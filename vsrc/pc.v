==> flow/design.v <==
module pc (
    input wire        clk,
    input wire        rst,
    output reg [31:0] pc,
    input [31:0]      imm,
    input [31:0]      sum,
    input [2:0]       b_type,
    input             is_b,
    input [31:0]      rs1_data,
    input wire        is_jal,
    input wire        is_jalr,
    output wire [31:0] pc_jal
);
    wire [31:0] next_pc;
assign next_pc = 
    is_jalr ? (rs1_data + imm) & ~32'b1 :   
    (is_jal || 
     (is_b && 
      ((b_type == 3'b001 && sum == 32'b1) ||   
       (b_type == 3'b010 && sum != 32'b1) ||   
       (b_type == 3'b011 && sum == 32'b1) ||   
       (b_type == 3'b100 && sum != 32'b1) ||   
       (b_type == 3'b101 && sum == 32'b1) ||   
       (b_type == 3'b110 && sum != 32'b1))))   
    ? pc + imm : pc + 4;
    always @(posedge clk or posedge rst) begin
        if (rst) pc <= 32'h80000000;
        else pc <= next_pc;
    end
    assign pc_jal = pc + 4;
endmodule
**Reports on pc**

What the tools print for pc, step after step.
Lines are those of the file above, counted from 1.
Operators: Yosys type, input widths -> output width; for muxes data width and select width s.
A cell with - has no value.

- Top module: pc
- Clock input: clk
- Standard-cell library: sky130hd
- Timing corner: tt_025C_1v80

**Elaborated design**

Yosys after proc, flatten, opt, wreduce and memory -nomap, before mapping. Enables and synchronous resets that opt folds into registers are not counted as muxes. Memory bits, and registers merged into a memory's read port (data or address), are not among the register bits. Print and check cells are not counted. Equal cells are merged and count once.

- Multiplexer cells: 2
- $add $sub $neg: 3
- Equality and inequality tests: 8
- Reductions and logical operators: 13

Operator list:

| cell | count |
|---|---|
| $add 32x32->32 | 2 |
| $mux 32 | 2 |
| $eq 32x1->1 const B | 1 |
| $ne 32x1->1 const B | 1 |
| $add 32x3->32 const B | 1 |
| $eq 3x3->1 const B | 3 |
| $logic_and 1x1->1 | 7 |
| $logic_or 1x1->1 | 6 |
| $eq 3x2->1 const B | 2 |
| $eq 3x1->1 const B | 1 |

- Flip-flop bits (word level): 32
- Output and inout port bits: 64
- Word-level cells: 27
- Input port bits: 104

**Longest topological paths**

Longest topological path by Yosys (ltp), each cell counted once; first at word level (registers and memories cut), then after technology mapping (sequential cells cut; the memories' decode and read muxes count).

- Word-level depth: 11
- ABC_AREA: 0
- Gate-level depth with buffers: 11
- Mapped depth without buffers: 11

**After synthesis**

The flow's flattened synthesis, as Yosys stat reports it; memories are mapped. The netlist is that of the ABC_AREA named above (0 if unset); the other value can give another one.

- Mapped flip-flops: 32
- Cell area after synthesis: 5368.9 um^2
- Cell count: 694
- Buffers: 18
- Sequential area: 802.0 um^2

Cells by type:

| type | count | total area (um^2) |
|---|---|---|
| sky130_fd_sc_hd__dfrtp_1 | 31 | 775.744 |
| sky130_fd_sc_hd__ha_1 | 62 | 775.744 |
| sky130_fd_sc_hd__xnor2_1 | 50 | 437.92 |
| sky130_fd_sc_hd__a21oi_1 | 68 | 340.326 |
| sky130_fd_sc_hd__nand2_1 | 78 | 292.781 |
| sky130_fd_sc_hd__a21o_1 | 34 | 255.245 |
| sky130_fd_sc_hd__xor2_1 | 25 | 218.96 |
| sky130_fd_sc_hd__o21ai_0 | 39 | 195.187 |
| sky130_fd_sc_hd__nor2_1 | 44 | 165.158 |
| sky130_fd_sc_hd__mux2i_1 | 10 | 100.096 |
| sky130_fd_sc_hd__o211ai_1 | 13 | 97.594 |
| sky130_fd_sc_hd__nand2b_1 | 15 | 93.84 |
| sky130_fd_sc_hd__nand3_1 | 18 | 90.086 |
| sky130_fd_sc_hd__and3_1 | 14 | 87.584 |
| sky130_fd_sc_hd__and4_1 | 9 | 78.826 |
| sky130_fd_sc_hd__inv_1 | 21 | 78.826 |
| sky130_fd_sc_hd__nand4_1 | 11 | 68.816 |
| sky130_fd_sc_hd__nor3_1 | 12 | 60.058 |

Not listed: further types 55, cells in them 140.

**Timing after synthesis**

OpenSTA on the mapped netlist: ideal clock, no wires. The path of least setup slack (recovery checks aside). Input and output delay are each 20% of the period. Register names are those of the netlist, which keeps one name where synthesis merged equal registers.

- Kind: input to register
- From: input imm[0]
- To: register pc[28]
- Path delay: 2.279 ns
- Required time: 4.073 ns
- Slack: 1.033 ns
- Setup time: 0.067 ns
- Launch time at the first pin: 0.828 ns
- Path buffers: 0
- Data arrival time: 3.040 ns
- Input delay: 0.828 ns
- Clock period: 4.14 ns
- Driving pins on the path: 11
- Synthesis period reached: 3.107 ns

"path delay" = arrival - input delay + setup time.
"driving pins on the path": output pins that drive a net of the path, with the launching flip-flop's if there is one; two outputs of one cell count as two.
"synthesis period reached" is the clock period less the worst setup slack; recovery checks do not enter. This is arithmetic on one report: input and output delays are still those of the set period (20% each).
Between the ends stands the longest chain of elaborated cells between them, by number of cells; it is not shown to be the way that was timed. Of several equally long chains one is given.
Each line given opens the expression or statement behind the cell; cells for indexed reads and writes are added by Yosys, which also makes memories of some case tables.

- Path through: sky130_fd_sc_hd__ha_1 sky130_fd_sc_hd__inv_1 sky130_fd_sc_hd__fa_1 sky130_fd_sc_hd__nand2b_1 sky130_fd_sc_hd__a21o_1 sky130_fd_sc_hd__a31o_2 sky130_fd_sc_hd__a211oi_4 sky130_fd_sc_hd__o311ai_1 sky130_fd_sc_hd__a21o_1 sky130_fd_sc_hd__a2111oi_0 sky130_fd_sc_hd__a311o_1
- Length of the longest elaborated chain: 3
- Elaborated cells on any way between the ends: 4
- RTL lines with such cells: 3
- Classes of those cells: add/sub (2); mux (2)

Ends and longest elaborated chain, post-synthesis:

| element | RTL line | RTL |
|---|---|---|
| start: declaration | 5 | `input [31:0]      imm,` |
| $add 32x32->32 | 25 | `? pc + imm : pc + 4;` |
| $mux 32 | 17 | `(is_jal \|\|` |
| $mux 32 | 16 | `is_jalr ? (rs1_data + imm) & ~32'b1 :` |
| end: assignment | 27 | `if (rst) pc <= 32'h80000000;` |
| end: assignment | 28 | `else pc <= next_pc;` |
| end: declaration | 4 | `output reg [31:0] pc,` |

**Timing after layout**

From the final timing report of entry B: the path of least setup slack in the routed layout; clock arrival at registers is part of the times.

- Kind: input to register
- From: input imm[6]
- To: register pc[29]
- Data arrival time: 3.49 ns
- Input delay: 0.79 ns
- Setup time: 0.12 ns
- Path buffers: 1
- Launch time at the first pin: 0.79 ns
- Slack: 0.62 ns
- Required time: 4.10 ns
- Clock period: 3.94 ns
- Driving pins on the path: 10

Between the ends stands the longest chain of elaborated cells between them, by number of cells; it is not shown to be the way that was timed. Of several equally long chains one is given.

- Path through: sky130_fd_sc_hd__clkdlybuf4s50_1 sky130_fd_sc_hd__ha_2 sky130_fd_sc_hd__a2111oi_4 sky130_fd_sc_hd__o21ai_2 sky130_fd_sc_hd__a211oi_4 sky130_fd_sc_hd__nor3b_2 sky130_fd_sc_hd__o311ai_4 sky130_fd_sc_hd__a211oi_1 sky130_fd_sc_hd__a2111oi_2 sky130_fd_sc_hd__nor3_1
- Length of the longest elaborated chain: 3
- Elaborated cells on any way between the ends: 4
- RTL lines with such cells: 3
- Classes of those cells: add/sub (2); mux (2)

Ends and longest elaborated chain, post-layout:

| element | RTL line | RTL |
|---|---|---|
| start: declaration | 5 | `input [31:0]      imm,` |
| $add 32x32->32 | 25 | `? pc + imm : pc + 4;` |
| $mux 32 | 17 | `(is_jal \|\|` |
| $mux 32 | 16 | `is_jalr ? (rs1_data + imm) & ~32'b1 :` |
| end: assignment | 27 | `if (rst) pc <= 32'h80000000;` |
| end: assignment | 28 | `else pc <= next_pc;` |
| end: declaration | 4 | `output reg [31:0] pc,` |

Appendix: measured runs

Measured results for pc: 2 stored runs of the Yosys and OpenROAD flow on sky130hd. The settings differ; the order carries no meaning. The constraints put input and output delay at 20% of the set period each and load the outputs with 0.01 pF.
By "clock period reached" is meant the clock period of the run minus its worst setup slack. This is arithmetic on one report: input and output delays are still those of the set period (20% each).
"time of the worst setup path" is the time allowed to the run's worst setup path (the clock period less input and output delay, where it has them) less its slack. Clock arrival times count: a late capture clock shortens it, a late launch clock lengthens it.

### Entry A

==> flow/run.sh <==
#!/bin/bash
# the make line also repeats the synthesis and layout settings of config.mk as NAME=value (left out here)
make -C /OpenROAD-flow-scripts/flow DESIGN_CONFIG=/design/flow/config.mk WORK_HOME=/design/flow/orfs CLKGATE_MAP_FILE= finish
==> flow/config.mk <==
export PLATFORM = sky130hd
export DESIGN_NAME = pc
export DESIGN_NICKNAME = pc
export VERILOG_FILES = /design/flow/design.v
export SDC_FILE = /design/flow/constraint.sdc
export NUM_CORES = 4
export LEC_CHECK = 0
export ABC_AREA = 0
export CAP_MARGIN = 20
export CELL_PAD_IN_SITES_DETAIL_PLACEMENT = 0
export CORE_ASPECT_RATIO = 0.64
export CORE_MARGIN = 9
export CORE_UTILIZATION = 69
export CTS_CLUSTER_DIAMETER = 51
export CTS_CLUSTER_SIZE = 40
export GPL_ROUTABILITY_DRIVEN = 0
export GPL_TIMING_DRIVEN = 1
export PLACE_DENSITY_LB_ADDON = 0.21
export SLEW_MARGIN = 0
export TNS_END_PERCENT = 15
==> flow/constraint.sdc <==
create_clock -name core_clock -period 3.74 [get_ports {clk}]
set_input_delay 0.7480 -clock core_clock [delete_from_list [all_inputs] [get_ports {clk}]]
set_output_delay 0.7480 -clock core_clock [all_outputs]
set_load 0.01 [all_outputs]

Outcome of entry A: did not finish, placement stopped with FLW-0024

### Entry B

==> flow/run.sh <==
#!/bin/bash
# the make line also repeats the synthesis and layout settings of config.mk as NAME=value (left out here)
make -C /OpenROAD-flow-scripts/flow DESIGN_CONFIG=/design/flow/config.mk WORK_HOME=/design/flow/orfs CLKGATE_MAP_FILE= finish
==> flow/config.mk <==
export PLATFORM = sky130hd
export DESIGN_NAME = pc
export DESIGN_NICKNAME = pc
export VERILOG_FILES = /design/flow/design.v
export SDC_FILE = /design/flow/constraint.sdc
export NUM_CORES = 4
export LEC_CHECK = 0
export CAP_MARGIN = 20
export CORE_MARGIN = 2
export CORE_UTILIZATION = 54
export CTS_CLUSTER_DIAMETER = 152
export CTS_CLUSTER_SIZE = 33
export GPL_ROUTABILITY_DRIVEN = 1
export PLACE_DENSITY = 0.45
export SETUP_SLACK_MARGIN = 0.62
export SLEW_MARGIN = 35
export TNS_END_PERCENT = 55
==> flow/constraint.sdc <==
create_clock -name core_clock -period 3.94 [get_ports {clk}]
set_input_delay 0.7880 -clock core_clock [delete_from_list [all_inputs] [get_ports {clk}]]
set_output_delay 0.7880 -clock core_clock [all_outputs]
set_load 0.01 [all_outputs]

Results of entry B:
- Worst setup slack after layout: 0.616 ns
- Time of the worst setup path: 2.54 ns
- Type of the worst setup path: input to register
- Utilization of the finished layout: 0.798
- Worst hold slack in the final report: 0.585 ns
- Standard-cell area after routing: 7762.4 um^2
- Chip area in the Yosys report: 5368.9 um^2
- Clock period reached: 3.324 ns
- Die area: 10755.8 um^2
- Total negative setup slack: 0.000 ns
